==> flow/design.v <==
`timescale 1ns/10ps
  module MAC(IN, W, clk, rstb, OUT);
   input signed [3:0] IN, W;
   input 	      clk, rstb;
   output reg signed [11:0]  OUT;
   reg signed [11:0] 	      A,B;
   reg [3:0] 	      counter;
   always @ (posedge clk or negedge rstb)
	if(!rstb) begin
	  A = 0;
	B = 0;
	OUT =  0;
	   counter =  0;
	   end
	else if(counter == 9) begin
	   B = IN * W;
	OUT = IN * W;
	    A = IN * W;
	    counter =  1;
	 end
	 else begin
	    A =  W * IN;
	    B =  B + A;
	    counter = counter + 1;
	    OUT = B;
	 end 
endmodule  
# --- From RTL to reports: MAC ---
# The steps from the RTL of MAC to its reports follow in flow order.
# Lines are those of the file above, counted from 1.
# Operators carry their Yosys type and port widths (W data, S select, Z words).
setup:
  top_module: "MAC"
  clk_port: "clk"
  cell_library: "sky130hd"
  corner: "tt_025C_1v80"

# --- After elaboration ---
# Source: Yosys, flattened and elaborated, memories not mapped. Widths are those after wreduce; folded enables and synchronous resets count as part of the registers. Registers that Yosys merges into a memory's read port (data or address) are not register bits. Print and check cells do not count. Equal cells are merged and count once.
classes:
  n_mux: 2
  add_sub_neg: 2
  equal: 1
  n_mul: 1
op_table:
  columns: ["op", "count"]
  rows:
  - ["$mul A4 B4 Y8", 1]
  - ["$add A12 B8 Y12", 1]
  - ["$mux W12", 1]
  - ["$add A4 B1 Y4 const B", 1]
  - ["$eq A4 B4 Y1 const B", 1]
  - ["$mux W4", 1]
word_totals:
  wordCells: 8
  input_bits: 10
  reg_bits: 16

# --- Depth ---
# Yosys ltp: most cells in a row. Word level: on the elaborated netlist, between registers, memories and ports. Mapped: between sequential cells and ports; inverters and the memories' decode and read muxes count.
logic_depth:
  depth_word: 3
  ABC_AREA: 0
  depth_mapped: 18
  ltp_nobuf: 18

# --- Synthesis result ---
# Yosys stat after the flow's synthesis: flattened, memories mapped to cells. It holds for the ABC_AREA given above (unset counts as 0); a run with the other value may have another netlist.
types:
  columns: ["type", "count"]
  rows:
  - ["sky130_fd_sc_hd__dfrtp_1", 16]
  - ["sky130_fd_sc_hd__ha_1", 25]
  - ["sky130_fd_sc_hd__fa_1", 10]
  - ["sky130_fd_sc_hd__xnor2_1", 12]
  - ["sky130_fd_sc_hd__nand2_1", 17]
  - ["sky130_fd_sc_hd__and2_1", 9]
  - ["sky130_fd_sc_hd__o21ai_0", 11]
  - ["sky130_fd_sc_hd__a21oi_1", 9]
  - ["sky130_fd_sc_hd__xor2_1", 5]
  - ["sky130_fd_sc_hd__inv_1", 9]
  - ["sky130_fd_sc_hd__mux2_2", 3]
  - ["sky130_fd_sc_hd__nor3b_2", 2]
  - ["sky130_fd_sc_hd__o21ai_1", 5]
  - ["sky130_fd_sc_hd__nor2b_1", 3]
  - ["sky130_fd_sc_hd__xnor2_2", 1]
  - ["sky130_fd_sc_hd__a211oi_1", 2]
  - ["sky130_fd_sc_hd__a21o_1", 2]
  - ["sky130_fd_sc_hd__nand3_1", 3]
# Not listed: further types 15, cells in them 19.
mapped:
  sequential_area_um2: 400.4
  ffs: 16
  n_buf: 1
  mapped_area_um2: 1616.6
  stdcells: 163

# --- Path before layout ---
# OpenSTA on the mapped netlist: ideal clock, no wires. The path of least setup slack (recovery checks aside). Input and output delay are each 20% of the period. Register names are those of the netlist, which keeps one name where synthesis merged equal registers.
synth_timing:
  kind: "in2reg"
  from: "in W[0]"
  to: "reg OUT[11]"
  required_time_ns: 7.242
  launch_ns: 1.476
  tclk_ns: 7.38
  path_stages: 16
  path_buffers: 0
  setup_ns: 0.138
  setup_slack_ns: 1.706
  arrival_time_ns: 5.536
  delay_ns: 4.198
  input_delay_ns: 1.476
  period_less_setup_slack_ns: 5.674
# "delay_ns" = arrival - input delay + setup time.
# "path_stages" counts driving pins, that of a launching flip-flop among them; a cell with two outputs on the path counts twice.
# "period_less_setup_slack_ns" = period - worst setup slack (recovery checks aside). The figure is calculated, with input and output delays left at 20% of the set period.
# The rows between start and end are the longest chain of elaborated cells between them; the timing report does not say that the signal goes this way. Where chains are equally long, one stands for them.
# A line is the first line of the expression or statement that the cell stems from. Yosys adds cells for indexed reads and writes and turns some case tables into memories.
# A register here has more assigning lines than the two given.
synth_between:
  cell_sequence: "sky130_fd_sc_hd__nand2b_1 sky130_fd_sc_hd__fa_1 sky130_fd_sc_hd__fa_1 sky130_fd_sc_hd__inv_1 sky130_fd_sc_hd__fa_1 sky130_fd_sc_hd__ha_1 sky130_fd_sc_hd__fa_1 sky130_fd_sc_hd__a21o_1 sky130_fd_sc_hd__a21oi_1 sky130_fd_sc_hd__xnor2_2 sky130_fd_sc_hd__ha_1 sky130_fd_sc_hd__a211o_2 sky130_fd_sc_hd__o221ai_2 sky130_fd_sc_hd__a31o_1 sky130_fd_sc_hd__a21oi_1 sky130_fd_sc_hd__xor2_1"
  elab_chain_len: 3
synth_rtl:
  columns: ["item", "line_no", "rtl"]
  rows:
  - ["start: declaration", 3, "input signed [3:0] IN, W;"]
  - ["$mul A4 B4 Y8", 22, "A = W * IN;"]
  - ["$add A12 B8 Y12", 23, "B = B + A;"]
  - ["$mux W12", 15, "else if(counter == 9) begin"]
  - ["end: assignment", 12, "OUT = 0;"]
  - ["end: assignment", 17, "OUT = IN * W;"]
  - ["end: declaration", 5, "output reg signed [11:0]  OUT;"]

# --- Timing after layout ---
# From the final timing report of run 1: the path of least setup slack in the routed layout; clock arrival at registers is part of the times.
layout_timing:
  kind: "in2reg"
  from: "in W[0]"
  to: "reg OUT[11]"
  input_delay_ns: 1.04
  setup_ns: 0.11
  path_stages: 17
  tclk_ns: 5.21
  arrival_time_ns: 5.20
  launch_ns: 1.04
  required_time_ns: 5.35
  setup_slack_ns: 0.15
  path_buffers: 1
# The rows between start and end are the longest chain of elaborated cells between them; the timing report does not say that the signal goes this way. Where chains are equally long, one stands for them.
# A register here has more assigning lines than the two given.
layout_between:
  cell_sequence: "sky130_fd_sc_hd__clkbuf_2 sky130_fd_sc_hd__nand2b_4 sky130_fd_sc_hd__fa_1 sky130_fd_sc_hd__fa_1 sky130_fd_sc_hd__inv_1 sky130_fd_sc_hd__fa_1 sky130_fd_sc_hd__ha_4 sky130_fd_sc_hd__fa_2 sky130_fd_sc_hd__a21o_1 sky130_fd_sc_hd__a21oi_4 sky130_fd_sc_hd__xnor2_4 sky130_fd_sc_hd__ha_4 sky130_fd_sc_hd__a211o_4 sky130_fd_sc_hd__o221ai_4 sky130_fd_sc_hd__a31o_1 sky130_fd_sc_hd__a21oi_2 sky130_fd_sc_hd__xor2_1"
  elab_chain_len: 3
layout_rtl:
  columns: ["item", "line_no", "rtl"]
  rows:
  - ["start: declaration", 3, "input signed [3:0] IN, W;"]
  - ["$mul A4 B4 Y8", 22, "A = W * IN;"]
  - ["$add A12 B8 Y12", 23, "B = B + A;"]
  - ["$mux W12", 15, "else if(counter == 9) begin"]
  - ["end: assignment", 12, "OUT = 0;"]
  - ["end: assignment", 17, "OUT = IN * W;"]
  - ["end: declaration", 5, "output reg signed [11:0]  OUT;"]

==> results <==
Module MAC, platform sky130hd: 2 stored runs of the flow (Yosys, OpenROAD) with differing settings, in no particular order. Input and output delays are each 20% of the period that was set; the output load is 0.01 pF.
"achieved_period_ns" = clock period - worst setup slack. The figure is calculated, with input and output delays left at 20% of the set period.
"worst_path_allowed_less_slack_ns" is the time allowed to the run's worst setup path (the clock period less input and output delay, where it has them) less its slack. Clock arrival times count: a late capture clock shortens it, a late launch clock lengthens it.
By "total_power_uw" is meant OpenSTA's value without simulated activity: inputs other than the clock are taken to toggle once in ten clock periods, and the tool carries that through the logic.

--- run 1 ---
==> flow/run.sh <==
#!/bin/bash
# the make line also repeats the synthesis and layout settings of config.mk as NAME=value (left out here)
make -C /OpenROAD-flow-scripts/flow DESIGN_CONFIG=/design/flow/config.mk WORK_HOME=/design/flow/orfs CLKGATE_MAP_FILE= finish
==> flow/config.mk <==
export PLATFORM = sky130hd
export DESIGN_NAME = MAC
export DESIGN_NICKNAME = MAC
export VERILOG_FILES = /design/flow/design.v
export SDC_FILE = /design/flow/constraint.sdc
export NUM_CORES = 4
export LEC_CHECK = 0
export CAP_MARGIN = 0
export CELL_PAD_IN_SITES_GLOBAL_PLACEMENT = 0
export CORE_MARGIN = 2
export CORE_UTILIZATION = 29
export CTS_CLUSTER_DIAMETER = 360
export CTS_CLUSTER_SIZE = 18
export GPL_ROUTABILITY_DRIVEN = 1
export GPL_TIMING_DRIVEN = 0
export PLACE_DENSITY_LB_ADDON = 0.01
export SLEW_MARGIN = 25
export TNS_END_PERCENT = 90
==> flow/constraint.sdc <==
create_clock -name core_clock -period 5.21 [get_ports {clk}]
set_input_delay 1.0420 -clock core_clock [delete_from_list [all_inputs] [get_ports {clk}]]
set_output_delay 1.0420 -clock core_clock [all_outputs]
set_load 0.01 [all_outputs]

==> results, as YAML <==
results:
  synthesis_area_um2: 1616.6
  design.die.area_um2: 6187.4
  finalCellArea_um2: 2140.8
  final_util_frac: 0.394
  worst_setup_slack_ns: 0.148
  fin_tns_ns: 0.000
  final_hold_ws_ns: 0.516
  total_power_uw: 1363
  achieved_period_ns: 5.062
  worst_path_allowed_less_slack_ns: 4.02
  path_kind: "in2reg"

--- run 2 ---
==> flow/run.sh <==
#!/bin/bash
# the make line also repeats the synthesis and layout settings of config.mk as NAME=value (left out here)
make -C /OpenROAD-flow-scripts/flow DESIGN_CONFIG=/design/flow/config.mk WORK_HOME=/design/flow/orfs CLKGATE_MAP_FILE= finish
==> flow/config.mk <==
export PLATFORM = sky130hd
export DESIGN_NAME = MAC
export DESIGN_NICKNAME = MAC
export VERILOG_FILES = /design/flow/design.v
export SDC_FILE = /design/flow/constraint.sdc
export NUM_CORES = 4
export LEC_CHECK = 0
export CAP_MARGIN = 20
export CORE_MARGIN = 2
export CORE_UTILIZATION = 40
export SETUP_SLACK_MARGIN = 1.78
export SLEW_MARGIN = 20
==> flow/constraint.sdc <==
create_clock -name core_clock -period 6.1 [get_ports {clk}]
set_input_delay 1.2200 -clock core_clock [delete_from_list [all_inputs] [get_ports {clk}]]
set_output_delay 1.2200 -clock core_clock [all_outputs]
set_load 0.01 [all_outputs]

==> results, as YAML <==
results:
  synthesis_area_um2: 1616.6
  design.die.area_um2: 4565.7
  finalCellArea_um2: 2288.4
  final_util_frac: 0.58
  worst_setup_slack_ns: 1.097
  fin_tns_ns: 0.000
  final_hold_ws_ns: 0.510
  total_power_uw: 1447
  achieved_period_ns: 5.003
  worst_path_allowed_less_slack_ns: 3.78
  path_kind: "in2reg"
